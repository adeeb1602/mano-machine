==> flow/design.v <==
module debugger(
    input clk_1hz,          
    input reset,            
    input mode_switch_raw, 
    input step_button_raw,  
    output reg fsm_clk_enable 
);
    wire button_pressed;
    assign button_pressed = ~step_button_raw; 
    reg button_pressed_prev; 
    wire single_pulse;
    always @(posedge clk_1hz or negedge reset) begin
        if (reset == 1'b0) 
            button_pressed_prev <= 1'b0;
        else
            button_pressed_prev <= button_pressed;
    end
    assign single_pulse = button_pressed & ~button_pressed_prev;
    always @(*) begin
        if (mode_switch_raw == 1'b1) 
            fsm_clk_enable = 1'b1;     
        else  
            fsm_clk_enable = single_pulse; 
    end
endmodule
module decoder_7seg(
    input [3:0] bcd_in,
    output reg [6:0] segments_out
  );
  always @(*) begin
    case (bcd_in)
      4'd0: segments_out = 7'b0000001;  
      4'd1: segments_out = 7'b1001111;  
      4'd2: segments_out = 7'b0010010;  
      4'd3: segments_out = 7'b0000110;  
      4'd4: segments_out = 7'b1001100;  
      4'd5: segments_out = 7'b0100100;  
      4'd6: segments_out = 7'b0100000;  
      4'd7: segments_out = 7'b0001111;  
      4'd8: segments_out = 7'b0000000;  
      4'd9: segments_out = 7'b0000100;  
      4'd10: segments_out = 7'b0001000;  
      4'd11: segments_out = 7'b1100000;  
      4'd12: segments_out = 7'b0110001;  
      4'd13: segments_out = 7'b1000010;  
      4'd14: segments_out = 7'b0110000;  
      4'd15: segments_out = 7'b0111000;  
      default: segments_out = 7'b1111111;  
    endcase
  end
endmodule
module fsm_core(
    input clk,
    input clk_enable,
    input reset, 
    input [1:0] x_in,
    output [3:0] z_out, 
    output [3:0] current_state_debug
  );
  parameter S0 = 4'd0;
  parameter S1 = 4'd1;
  parameter S2 = 4'd2;
  parameter S3 = 4'd3;
  parameter S4 = 4'd4;
  parameter S5 = 4'd5;
  parameter S6 = 4'd6;
  parameter S7 = 4'd7;
  parameter S8 = 4'd8;
  parameter S9 = 4'd9;
  parameter S10 = 4'd10;
  parameter S11 = 4'd11;
  parameter S12 = 4'd12;
  parameter S13 = 4'd13;
  parameter S14 = 4'd14;
  parameter S15 = 4'd15;
  reg [3:0] present_state;
  reg [3:0] next_state;
  reg [3:0] z; 
  always @(posedge clk or negedge reset) begin
    if (reset == 1'b0) 
      present_state <= S0;
    else if (clk_enable) 
      present_state <= next_state;
  end
  always @(*) begin
    next_state = S0;
    z = 4'b0000; 
    case (present_state)
		S0: begin
			case (x_in)
				2'b01: begin next_state = S1; z = 4'b0000; end
				default: begin next_state = S0; z = 4'b0000; end
			endcase
		end
		S1: begin
			case (x_in)
				2'b01: begin next_state = S2; z = 4'b0001; end
				default: begin next_state = S0; z = 4'b0000; end
			endcase
		end
		S10: begin
			case (x_in)
				2'b01: begin next_state = S11; z = 4'b1010; end
				default: begin next_state = S0; z = 4'b0000; end
			endcase
		end
		S11: begin
			case (x_in)
				2'b01: begin next_state = S12; z = 4'b1011; end
				default: begin next_state = S0; z = 4'b0000; end
			endcase
		end
		S12: begin
			case (x_in)
				2'b01: begin next_state = S13; z = 4'b1100; end
				default: begin next_state = S0; z = 4'b0000; end
			endcase
		end
		S13: begin
			case (x_in)
				2'b01: begin next_state = S14; z = 4'b1101; end
				default: begin next_state = S0; z = 4'b0000; end
			endcase
		end
		S14: begin
			case (x_in)
				2'b01: begin next_state = S15; z = 4'b1110; end
				default: begin next_state = S0; z = 4'b0000; end
			endcase
		end
		S15: begin
			case (x_in)
				2'b01: begin next_state = S0; z = 4'b1111; end
				default: begin next_state = S0; z = 4'b0000; end
			endcase
		end
		S2: begin
			case (x_in)
				2'b01: begin next_state = S3; z = 4'b0010; end
				default: begin next_state = S0; z = 4'b0000; end
			endcase
		end
		S3: begin
			case (x_in)
				2'b01: begin next_state = S4; z = 4'b0011; end
				default: begin next_state = S0; z = 4'b0000; end
			endcase
		end
		S4: begin
			case (x_in)
				2'b01: begin next_state = S5; z = 4'b0100; end
				default: begin next_state = S0; z = 4'b0000; end
			endcase
		end
		S5: begin
			case (x_in)
				2'b01: begin next_state = S6; z = 4'b0101; end
				default: begin next_state = S0; z = 4'b0000; end
			endcase
		end
		S6: begin
			case (x_in)
				2'b01: begin next_state = S7; z = 4'b0110; end
				default: begin next_state = S0; z = 4'b0000; end
			endcase
		end
		S7: begin
			case (x_in)
				2'b01: begin next_state = S8; z = 4'b0111; end
				default: begin next_state = S0; z = 4'b0000; end
			endcase
		end
		S8: begin
			case (x_in)
				2'b01: begin next_state = S9; z = 4'b1000; end
				default: begin next_state = S0; z = 4'b0000; end
			endcase
		end
		S9: begin
			case (x_in)
				2'b01: begin next_state = S10; z = 4'b1001; end
				default: begin next_state = S0; z = 4'b0000; end
			endcase
		end
        default: begin 
            next_state = S0;
            z = 4'b0000; 
        end
    endcase
  end
  assign current_state_debug = present_state;
  assign z_out = z;
endmodule
module top_level(
    input clk_1hz,           
    input reset_button,      
    input mode_switch,       
    input [1:0] fsm_input_x,   
    input step_button,       
    output [6:0] segments_out,  
    output [3:0] fsm_output_z   
  );
  wire fsm_enable_wire;  
  wire [3:0] state_wire; 
  fsm_core FSM_INSTANCE (
    .clk(clk_1hz),
    .clk_enable(fsm_enable_wire),  
    .reset(reset_button),
    .x_in(fsm_input_x),         
    .z_out(fsm_output_z),        
    .current_state_debug(state_wire)  
  );
  debugger DEBUGGER_INSTANCE (
    .clk_1hz(clk_1hz),
    .reset(reset_button),
    .mode_switch_raw(mode_switch),
    .step_button_raw(step_button),
    .fsm_clk_enable(fsm_enable_wire)  
  );
  decoder_7seg DECODER_INSTANCE (
    .bcd_in(state_wire),       
    .segments_out(segments_out)  
  );
endmodule
# ---- Reports on top_level
# The steps from the RTL of top_level to its reports follow in flow order.
# Line numbers count from 1 in the design file above.
# Operators carry their Yosys type and port widths (W data, S select, Z words).
# Library cell names are shortened.
# Not given: -
dict set report setup {
  top {top_level}
  clk_port {clk_1hz}
  lib {sky130hd}
  lib_corner {tt_025C_1v80}
}

# ---- Word-level counts
# Yosys after proc, flatten, opt, wreduce and memory -nomap, before mapping. Memory bits, and registers merged into a memory's read port (data or address), are not among the register bits. Print and check cells are not counted. Equal cells are merged and count once.
# Memory sizes are those after Yosys's memory passes, which may raise the word count (mostly to a power of two), join words into wider ones and drop unused or constant bits.
dict set report bits {
  ff_bits 5
  rom_bits 112
  n_memories 1
  inputBits 6
  wordCells 41
}
# name words width rd write_ports line_no
set mem_list {}
lappend mem_list {{(no name shown)} 16 7 1 0 31} ;# case (bcd_in)
dict set report op_classes {
  equal 16
  muxes 18
  n_logic 3
  reduce_logical 1
}
# operator n
set ops {}
lappend ops {{$pmux W4 S16} 2}
lappend ops {{$eq A4 B4 Y1 const B} 8}
lappend ops {{$mux W4} 8}
lappend ops {{$eq A4 B3 Y1 const B} 4}
lappend ops {{$mux W3} 4}
lappend ops {{$eq A4 B2 Y1 const B} 2}
lappend ops {{$eq A4 B1 Y1 const B} 1}
lappend ops {{$logic_not A4 Y1} 1}
lappend ops {{$mux W2} 2}
lappend ops {{$not A1 Y1} 2}
lappend ops {{$eq A2 B1 Y1 const B} 1}
lappend ops {{$mux W1} 2}
lappend ops {{$and A1 B1 Y1} 1}

# ---- Depth
# Depth = most cells in a row (Yosys ltp): at word level without a register or memory, in the mapped netlist without a sequential cell, where the memories' decode and read muxes count.
dict set report logic_depth {
  depth_word 3
  ABC_AREA 0
  mapped_depth 7
  mapped_depth_nobuf 6
}

# ---- Netlist
# The flow's flattened synthesis, as Yosys stat reports it; memories are mapped. The netlist is that of the ABC_AREA named above (0 if unset); the other value can give another one.
dict set report synth_totals {
  stdcells 70
  area_um2 540.5
  sequential_area_um2 125.1
  flip_flops 5
  buf_cells 6
}
# cell_type n type_area_um2
set by_type {}
lappend by_type {dfrtp_1 5 125.12}
lappend by_type {ha_1 5 62.56}
lappend by_type {nor2_1 12 45.043}
lappend by_type {a22o_1 3 26.275}
lappend by_type {o21ai_0 5 25.024}
lappend by_type {inv_1 6 22.522}
lappend by_type {mux4_2 1 22.522}
lappend by_type {a21oi_1 4 20.019}
lappend by_type {a32o_1 2 20.019}
lappend by_type {buf_2 4 20.019}
lappend by_type {nor3_1 3 15.014}
lappend by_type {o31ai_1 2 15.014}
lappend by_type {nand2_1 3 11.261}
lappend by_type {mux2i_1 1 10.01}
lappend by_type {nor3_2 1 10.01}
lappend by_type {a21o_2 1 8.758}
lappend by_type {o31a_1 1 8.758}
lappend by_type {o41ai_1 1 8.758}
# Other cell types: 10; their cells: 10.
# By module: a second synthesis without flattening, with its own total; a netlist apart from the flattened one above.
dict set report unflattened {
  hier_cells 58
  area_unflattened_um2 548.0
}
# Rows give one instance, submodules left out.
# mod n_inst cells area_um2 seq_area_um2
set modules {}
lappend modules {decoder_7seg 1 32 274.0 0.0}
lappend modules {fsm_core 1 23 237.7 100.1}
lappend modules {debugger 1 3 36.3 25.0}
lappend modules {top_level 1 0 0.0 0.0}

# ---- Worst setup path after synthesis
# Source: OpenSTA report_checks on the synthesized netlist (no wires, ideal clock, input and output delay 20% of the period each), path of least setup slack; recovery checks are left aside. Register names are those of the netlist, which keeps one name where synthesis merged equal registers.
dict set report synth_timing {
  path_type {register to output}
  start {register FSM_INSTANCE.present_state[0]}
  end {output port segments_out[3]}
  period_ps 2770
  output_delay_ps 554
  arrival_time_ps 1322
  path_slack_ps 894
  delay_ps 1322
  path_stages 5
  n_path_buf 1
  period_less_setup_slack_ps 1876
}
# "delay_ps" is the arrival time less input delay plus setup time.
# At an output port there is no setup time.
# "path_stages" counts driving pins, that of a launching flip-flop among them; a cell with two outputs on the path counts twice.
# "period_less_setup_slack_ps" is the clock period less the worst setup slack; recovery checks do not enter. This is arithmetic on one report: input and output delays are still those of the set period (20% each).
# Between the ends stands the longest chain of elaborated cells between them, by number of cells; it is not shown to be the way that was timed. Of several equally long chains one is given.
# Each line given opens the expression or statement behind the cell; cells for indexed reads and writes are added by Yosys, which also makes memories of some case tables.
# A memory read counts as a cell of the chain, while the word-level depth stops at memories.
dict set report synth_between {
  path_cell_list {dfrtp_1 > inv_1 > ha_1 > buf_2 > mux4_2}
  elab_chain_cells 1
}
# item line_no
set synth_rtl {}
lappend synth_rtl {{start, declared} 76} ;# reg [3:0] present_state;
lappend synth_rtl {{start, assigned} 81} ;# present_state <= S0;
lappend synth_rtl {{start, assigned} 83} ;# present_state <= next_state;
lappend synth_rtl {{$mem_v2 Z16 W7} 31} ;# case (bcd_in)
lappend synth_rtl {{end, declared} 200} ;# output [6:0] segments_out,

Appendix: runs

Top module top_level; platform sky130hd; tools Yosys and OpenROAD; 2 stored runs in no particular order. Input and output delays are each 20% of the period that was set; the output load is 0.01 pF.

[flow] job 1: files
==> flow/run.sh <==
#!/bin/bash
# the make line also repeats the synthesis and layout settings of config.mk as NAME=value (left out here)
make -C /OpenROAD-flow-scripts/flow DESIGN_CONFIG=/design/flow/config.mk WORK_HOME=/design/flow/orfs CLKGATE_MAP_FILE= finish
==> flow/config.mk <==
export PLATFORM = sky130hd
export DESIGN_NAME = top_level
export DESIGN_NICKNAME = top_level
export VERILOG_FILES = /design/flow/design.v
export SDC_FILE = /design/flow/constraint.sdc
export NUM_CORES = 4
export LEC_CHECK = 0
export ABC_AREA = 0
export CAP_MARGIN = 20
export CELL_PAD_IN_SITES_DETAIL_PLACEMENT = 2
export CELL_PAD_IN_SITES_GLOBAL_PLACEMENT = 0
export CORE_MARGIN = 2
export CORE_UTILIZATION = 51
export CTS_CLUSTER_SIZE = 63
export GPL_TIMING_DRIVEN = 0
export MAX_ROUTING_LAYER = met4
export PLACE_DENSITY_LB_ADDON = 0.29
export SETUP_SLACK_MARGIN = 0.01
export SLEW_MARGIN = 20
==> flow/constraint.sdc <==
create_clock -name core_clock -period 1.47 [get_ports {clk_1hz}]
set_input_delay 0.2940 -clock core_clock [delete_from_list [all_inputs] [get_ports {clk_1hz}]]
set_output_delay 0.2940 -clock core_clock [all_outputs]
set_load 0.01 [all_outputs]

[flow] job 1: incomplete, placement halted on DPL-0033

[flow] job 2: files
==> flow/run.sh <==
#!/bin/bash
# the make line also repeats the synthesis and layout settings of config.mk as NAME=value (left out here)
make -C /OpenROAD-flow-scripts/flow DESIGN_CONFIG=/design/flow/config.mk WORK_HOME=/design/flow/orfs CLKGATE_MAP_FILE= finish
==> flow/config.mk <==
export PLATFORM = sky130hd
export DESIGN_NAME = top_level
export DESIGN_NICKNAME = top_level
export VERILOG_FILES = /design/flow/design.v
export SDC_FILE = /design/flow/constraint.sdc
export NUM_CORES = 4
export LEC_CHECK = 0
export CAP_MARGIN = 20
export CELL_PAD_IN_SITES_DETAIL_PLACEMENT = 2
export CORE_MARGIN = 2
export CORE_UTILIZATION = 46
export MIN_ROUTING_LAYER = met1
export PLACE_DENSITY_LB_ADDON = 0.14
export SLEW_MARGIN = 20
==> flow/constraint.sdc <==
create_clock -name core_clock -period 1.76 [get_ports {clk_1hz}]
set_input_delay 0.3520 -clock core_clock [delete_from_list [all_inputs] [get_ports {clk_1hz}]]
set_output_delay 0.3520 -clock core_clock [all_outputs]
set_load 0.01 [all_outputs]

[flow] job 2: incomplete, placement halted on DPL-0033
